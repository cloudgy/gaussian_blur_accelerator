==> flow/design.v <==
module gaussian_blur (
  input  logic        clk,
  input  logic        rst_n,
  input  logic [7:0]  pixel_in,
  input  logic        pixel_vld,
  output logic [7:0]  pixel_out,
  output logic        pixel_vld_out
);
  localparam int IMG_W = 32;
  localparam int IMG_H = 24;
  logic [7:0] w00, w01, w02;
  logic [7:0] w10, w11, w12;
  logic [7:0] w20, w21, w22;
  window_gen #(
    .DATA_W(8),
    .IMG_W (IMG_W)
  ) win0 (
    .clk       (clk),
    .rst_n     (rst_n),
    .pixel_in  (pixel_in),
    .pixel_vld (pixel_vld),
    .w00       (w00), .w01(w01), .w02(w02),
    .w10       (w10), .w11(w11), .w12(w12),
    .w20       (w20), .w21(w21), .w22(w22)
  );
  logic [15:0] mac_sum;
  always_comb begin
    mac_sum = {{8{1'b0}}, w00}       + ({{8{1'b0}}, w01} << 1) + {{8{1'b0}}, w02}
            + ({{8{1'b0}}, w10} << 1) + ({{8{1'b0}}, w11} << 2) + ({{8{1'b0}}, w12} << 1)
            + {{8{1'b0}}, w20}       + ({{8{1'b0}}, w21} << 1) + {{8{1'b0}}, w22};
  end
  logic [1:0] vld_pipe;
  always_ff @(posedge clk or negedge rst_n) begin
    if (!rst_n)
      vld_pipe <= 2'b0;
    else
      vld_pipe <= {vld_pipe[0], pixel_vld};
  end
  logic [1:0] row0_pipe;
  always_ff @(posedge clk or negedge rst_n) begin
    if (!rst_n)
      row0_pipe <= 2'b0;
    else
      row0_pipe <= {row0_pipe[0], (row_cnt == 0)};
  end
  logic [$clog2(IMG_W)-1:0] col_cnt;
  logic [$clog2(IMG_H)-1:0] row_cnt;
  always_ff @(posedge clk or negedge rst_n) begin
    if (!rst_n) begin
      col_cnt <= '0;
      row_cnt <= '0;
    end else if (pixel_vld) begin
      if (col_cnt == IMG_W-1) begin
        col_cnt <= '0;
        row_cnt <= (row_cnt == IMG_H-1) ? '0 : row_cnt + 1;
      end else begin
        col_cnt <= col_cnt + 1;
      end
    end
  end
  always_ff @(posedge clk or negedge rst_n) begin
    if (!rst_n) begin
      pixel_out     <= '0;
      pixel_vld_out <= 1'b0;
    end else begin
      if (row0_pipe[1]) begin
        pixel_out <= mac_sum[9:2];    
      end else begin
        pixel_out <= mac_sum[11:4];   
      end
      pixel_vld_out <= vld_pipe[1];
    end
  end
endmodule
module window_gen #(
    parameter int DATA_W = 8,
    parameter int IMG_W  = 32
)(
    input  logic                 clk,
    input  logic                 rst_n,        
    input  logic                 pixel_vld,    
    input  logic [DATA_W-1:0]    pixel_in,     
    output logic [DATA_W-1:0]    w00, w01, w02,   
    output logic [DATA_W-1:0]    w10, w11, w12,   
    output logic [DATA_W-1:0]    w20, w21, w22    
);
    logic [DATA_W-1:0] linebuf1 [0:IMG_W-1];  
    logic [DATA_W-1:0] linebuf2 [0:IMG_W-1];  
    logic [$clog2(IMG_W)-1:0] col;
    logic [DATA_W-1:0] shift2 [0:2];  
    logic [DATA_W-1:0] shift1 [0:2];  
    logic [DATA_W-1:0] shift0 [0:2];  
    always_ff @(posedge clk or negedge rst_n) begin
        if (!rst_n) begin
            col <= '0;
            for (int i = 0; i < 3; i++) begin
                shift2[i] <= '0;
                shift1[i] <= '0;
                shift0[i] <= '0;
            end
        end else if (pixel_vld) begin
            shift2[2] <= shift2[1];
            shift2[1] <= shift2[0];
            shift2[0] <= pixel_in;
            shift1[2] <= shift1[1];
            shift1[1] <= shift1[0];
            shift1[0] <= linebuf1[col];
            shift0[2] <= shift0[1];
            shift0[1] <= shift0[0];
            shift0[0] <= linebuf2[col];
            linebuf2[col] <= linebuf1[col];
            linebuf1[col] <= pixel_in;
            col <= (col == IMG_W-1) ? '0 : col + 1;
        end
    end
    assign { w00, w01, w02 } = { shift0[2], shift0[1], shift0[0] };
    assign { w10, w11, w12 } = { shift1[2], shift1[1], shift1[0] };
    assign { w20, w21, w22 } = { shift2[2], shift2[1], shift2[0] };
endmodule
# --- Reports on gaussian_blur ---
# The steps from the RTL of gaussian_blur to its reports follow in flow order.
# Line numbers count from 1 in the design file above.
# Library cell names are shortened.
design:
  top_module: "gaussian_blur"
  clock_port: "clk"
  lib: "sky130hd"
  pvt_corner: "tt_025C_1v80"

# --- After elaboration ---
# Counts by Yosys on the flattened word-level netlist (proc, flatten, opt, wreduce). Print and check cells are left out. Cells with the same type and inputs are merged into one.
word_totals:
  elab_cells: 166
  mem_bits_ro: 0
  latchBits: 0
  mem_bits_rw: 0
  n_memories: 0
  out_inout_bits: 9
  ff_bits: 612
  clocked_rd_ports_x_width: 0
op_classes:
  muxes: 7
  shifts: 0
  compare: 0
  mul: 0
  logic: 0
  div_mod_pow: 0
  addsub: 11
  eq_ne: 33
  n_reduce_logical: 35
ops:
  columns: ["cell", "count"]
  rows:
  - ["parallel mux 8 bit (select 32 bit)", 2]
  - ["parallel mux 8 bit (select 31 bit)", 1]
  - ["AND reduction 3 bit", 32]
  - ["equality test 5 bit (second input constant)", 18]
  - ["equality test 5 x 4 -> 1 bit (second input constant)", 8]
  - ["adder 12 x 8 -> 12 bit", 2]
  - ["adder 12 x 9 -> 12 bit", 2]
  - ["equality test 5 x 3 -> 1 bit (second input constant)", 4]
  - ["adder 5 x 1 -> 5 bit (second input constant)", 3]
  - ["two-way mux 5 bit", 3]
  - ["adder 11 x 9 -> 12 bit", 1]
  - ["adder 12 x 10 -> 12 bit", 1]
  - ["adder 10 x 8 -> 11 bit", 1]
  - ["equality test 5 x 2 -> 1 bit (second input constant)", 2]
  - ["zero test 5 bit", 2]
  - ["adder 8 x 9 -> 10 bit", 1]
  - ["two-way mux 8 bit", 1]
  - ["equality test 5 x 1 -> 1 bit (second input constant)", 1]
  - ["AND reduction 2 bit", 1]

# --- Logic depth ---
# Depth = most cells in a row (Yosys ltp): at word level without a register or memory, in the mapped netlist without a sequential cell, where the memories' decode and read muxes count.
logic_depth:
  ltp_word: 9
  ABC_AREA: 0
  depth_mapped: 16
  mapped_depth_nobuf: 16

# --- Mapped cells and area ---
# Yosys stat after the flow's synthesis: flattened, memories mapped to cells. It holds for the ABC_AREA given above (unset counts as 0); a run with the other value may have another netlist.
# The area totals of this step are shown rounded.
mapped:
  sequential_area_um2: 17880
  ff_cells: 612
  cells: 1672
  yosys_area_um2: 25650
types:
  columns: ["cell_type", "count"]
  rows:
  - ["edfxtp_1", 512]
  - ["dfrtp_1", 100]
  - ["fa_1", 52]
  - ["mux2_2", 63]
  - ["mux2i_1", 65]
  - ["a22oi_1", 73]
  - ["inv_1", 104]
  - ["nand2_1", 102]
  - ["ha_1", 25]
  - ["o21ai_0", 62]
  - ["o22ai_1", 34]
  - ["nor2_1", 54]
  - ["a32oi_1", 23]
  - ["nand3_1", 38]
  - ["buf_2", 34]
  - ["a22o_1", 18]
  - ["nor3_1", 29]
  - ["a21oi_1", 26]
# Other cell types: 60; their cells: 258.
# The figures by module come from a second, unflattened synthesis with its own total; it is not the netlist above.
unflattened:
  hier_cells: 1593
  hier_area_um2: 25530
# Rows give one instance, submodules left out.
modules:
  columns: ["module", "cells", "mod_area_um2", "n_inst"]
  rows:
  - ["window_gen", 1330, 22810, 1]
  - ["gaussian_blur", 263, 2721, 1]

# --- Timing after synthesis ---
# OpenSTA on the mapped netlist: ideal clock, no wires. The path of least setup slack (recovery checks aside). Input and output delay are each 20% of the period. Register names are those of the netlist, which keeps one name where synthesis merged equal registers.
synth_path:
  kind: "reg2reg"
  start: "reg win0.shift1[2][2]"
  end: "reg pixel_out[5]"
  required_time_ns: 8.905
  slack_ns: 4.825
  period_ns: 9.03
  path_delay_ns: 4.205
  arrival_ns: 4.080
  path_stages: 14
  launch_ns: 0.000
  path_buffers: 0
  synth_period_reached_ns: 4.205
# "path_delay_ns" is the arrival time less input delay plus setup time.
# "path_stages": output pins that drive a net of the path, with the launching flip-flop's if there is one; two outputs of one cell count as two.
# "synth_period_reached_ns" = period - worst setup slack (recovery checks aside). The figure is calculated, with input and output delays left at 20% of the set period.
# The rows between start and end are the longest chain of elaborated cells between them; the timing report does not say that the signal goes this way. Where chains are equally long, one stands for them.
# A line is the first line of the expression or statement that the cell stems from. Yosys adds cells for indexed reads and writes and turns some case tables into memories.
# At most two assigning lines are given for a register; there are more.
synth_between:
  cell_sequence: "dfrtp_1 -> fa_1 -> fa_1 -> fa_1 -> inv_1 -> fa_1 -> inv_1 -> ha_1 -> fa_1 -> a21o_1 -> a21oi_1 -> nor4b_1 -> a211o_1 -> mux2_2"
  elab_chain_len: 7
synth_rtl:
  columns: ["element", "line_no", "source"]
  rows:
  - ["from (decl)", 91, "logic [DATA_W-1:0] shift1 [0:2];"]
  - ["from (assign)", 98, "shift1[i] <= '0;"]
  - ["from (assign)", 105, "shift1[2] <= shift1[1];"]
  - ["adder 11 x 9 -> 12 bit", 28, "mac_sum = {{8{1'b0}}, w00}       + ({{8{1'b0}}, w01} << 1) + {{8{1'b0}}, w02}"]
  - ["adder 12 x 10 -> 12 bit", 28, null]
  - ["adder 12 x 9 -> 12 bit", 28, null]
  - ["adder 12 x 8 -> 12 bit", 28, null]
  - ["adder 12 x 9 -> 12 bit", 28, null]
  - ["adder 12 x 8 -> 12 bit", 28, null]
  - ["two-way mux 8 bit", 66, "if (row0_pipe[1]) begin"]
  - ["to (assign)", 67, "pixel_out <= mac_sum[9:2];"]
  - ["to (assign)", 69, "pixel_out <= mac_sum[11:4];"]
  - ["to (decl)", 6, "output logic [7:0]  pixel_out,"]

# --- Path in the finished layout ---
# Path of least setup slack in the final report of run A (OpenROAD, finished layout, wires in). Where an end is a register, its clock arrival counts in the times.
layout_path:
  kind: "reg2reg"
  start: "reg win0.shift0[1][2]"
  end: "reg pixel_out[5]"
  launch_ns: 0.62
  required_time_ns: 5.73
  slack_ns: 0.74
  period_ns: 5.26
  arrival_ns: 4.99
  path_buffers: 0
  path_stages: 16
# The rows between start and end are the longest chain of elaborated cells between them; the timing report does not say that the signal goes this way. Where chains are equally long, one stands for them.
# At most two assigning lines are given for a register; there are more.
layout_between:
  cell_sequence: "dfrtp_1 -> inv_1 -> fa_1 -> inv_1 -> fa_1 -> fa_1 -> inv_1 -> fa_1 -> inv_1 -> ha_1 -> fa_1 -> a21o_1 -> a21oi_1 -> nor4b_1 -> a211o_1 -> mux2_2"
  elab_chain_len: 9
layout_rtl:
  columns: ["element", "line_no", "source"]
  rows:
  - ["from (decl)", 92, "logic [DATA_W-1:0] shift0 [0:2];"]
  - ["from (assign)", 99, "shift0[i] <= '0;"]
  - ["from (assign)", 109, "shift0[1] <= shift0[0];"]
  - ["adder 8 x 9 -> 10 bit", 28, "mac_sum = {{8{1'b0}}, w00}       + ({{8{1'b0}}, w01} << 1) + {{8{1'b0}}, w02}"]
  - ["adder 10 x 8 -> 11 bit", 28, null]
  - ["adder 11 x 9 -> 12 bit", 28, null]
  - ["adder 12 x 10 -> 12 bit", 28, null]
  - ["adder 12 x 9 -> 12 bit", 28, null]
  - ["adder 12 x 8 -> 12 bit", 28, null]
  - ["adder 12 x 9 -> 12 bit", 28, null]
  - ["adder 12 x 8 -> 12 bit", 28, null]
  - ["two-way mux 8 bit", 66, "if (row0_pipe[1]) begin"]
  - ["to (assign)", 67, "pixel_out <= mac_sum[9:2];"]
  - ["to (assign)", 69, "pixel_out <= mac_sum[11:4];"]
  - ["to (decl)", 6, "output logic [7:0]  pixel_out,"]

Lab notebook: gaussian_blur

Below are 2 stored runs of the flow (Yosys, OpenROAD; platform sky130hd) on gaussian_blur, each with its settings and what was measured, unordered. Constraints: input delay and output delay 20% of the set period each, output load 0.01 pF.
By "achievedPeriod_ns" is meant the clock period of the run minus its worst setup slack. This is arithmetic on one report: input and output delays are still those of the set period (20% each).
"worst_path_ns": the worst setup path's part of the clock period (all of it between registers, 20% less for each end at a port) less its slack. A launch clock that arrives late makes it longer, a capture clock that arrives late makes it shorter.
The results are shown rounded.

--- run A ---
==> flow/run.sh <==
#!/bin/bash
# the make line also repeats the synthesis and layout settings of config.mk as NAME=value (left out here)
make -C /OpenROAD-flow-scripts/flow DESIGN_CONFIG=/design/flow/config.mk WORK_HOME=/design/flow/orfs CLKGATE_MAP_FILE= finish
==> flow/config.mk <==
export PLATFORM = sky130hd
export DESIGN_NAME = gaussian_blur
export DESIGN_NICKNAME = gaussian_blur
export VERILOG_FILES = /design/flow/design.v
export SDC_FILE = /design/flow/constraint.sdc
export NUM_CORES = 4
export LEC_CHECK = 0
export ABC_AREA = 0
export CAP_MARGIN = 0
export CELL_PAD_IN_SITES_DETAIL_PLACEMENT = 0
export CORE_ASPECT_RATIO = 1.55
export CORE_MARGIN = 2
export CORE_UTILIZATION = 42
export CTS_CLUSTER_SIZE = 75
export GPL_ROUTABILITY_DRIVEN = 0
export MAX_ROUTING_LAYER = met5
export PLACE_DENSITY = 0.8
export SLEW_MARGIN = 20
==> flow/constraint.sdc <==
create_clock -name core_clock -period 5.26 [get_ports {clk}]
set_input_delay 1.0520 -clock core_clock [delete_from_list [all_inputs] [get_ports {clk}]]
set_output_delay 1.0520 -clock core_clock [all_outputs]
set_load 0.01 [all_outputs]

==> results, as YAML <==
results:
  achievedPeriod_ns: 4.516
  final_setup_tns_ns: 0.000
  final_util_frac: 0.482
  ys_area_um2: 25650
  die_area_um2: 63110
  worst_path_ns: 4.52
  critical_path_kind: "reg2reg"
  worstSetupSlack_ns: 0.744
  stdcell_area_um2: 29040

--- run B ---
==> flow/run.sh <==
#!/bin/bash
# the make line also repeats the synthesis and layout settings of config.mk as NAME=value (left out here)
make -C /OpenROAD-flow-scripts/flow DESIGN_CONFIG=/design/flow/config.mk WORK_HOME=/design/flow/orfs CLKGATE_MAP_FILE= finish
==> flow/config.mk <==
export PLATFORM = sky130hd
export DESIGN_NAME = gaussian_blur
export DESIGN_NICKNAME = gaussian_blur
export VERILOG_FILES = /design/flow/design.v
export SDC_FILE = /design/flow/constraint.sdc
export NUM_CORES = 4
export LEC_CHECK = 0
export ABC_AREA = 0
export CAP_MARGIN = 30
export CELL_PAD_IN_SITES_GLOBAL_PLACEMENT = 2
export CORE_MARGIN = 7
export CORE_UTILIZATION = 29
export CTS_CLUSTER_DIAMETER = 157
export CTS_CLUSTER_SIZE = 32
export GPL_TIMING_DRIVEN = 1
export MAX_ROUTING_LAYER = met4
export MIN_ROUTING_LAYER = met2
export PLACE_DENSITY_LB_ADDON = 0.2
export SLEW_MARGIN = 20
==> flow/constraint.sdc <==
create_clock -name core_clock -period 5.02 [get_ports {clk}]
set_input_delay 1.0040 -clock core_clock [delete_from_list [all_inputs] [get_ports {clk}]]
set_output_delay 1.0040 -clock core_clock [all_outputs]
set_load 0.01 [all_outputs]

==> results, as YAML <==
results:
  achievedPeriod_ns: 4.462
  final_setup_tns_ns: 0.000
  final_util_frac: 0.331
  ys_area_um2: 25650
  die_area_um2: 96970
  worst_path_ns: 4.46
  critical_path_kind: "reg2reg"
  worstSetupSlack_ns: 0.558
  stdcell_area_um2: 28830
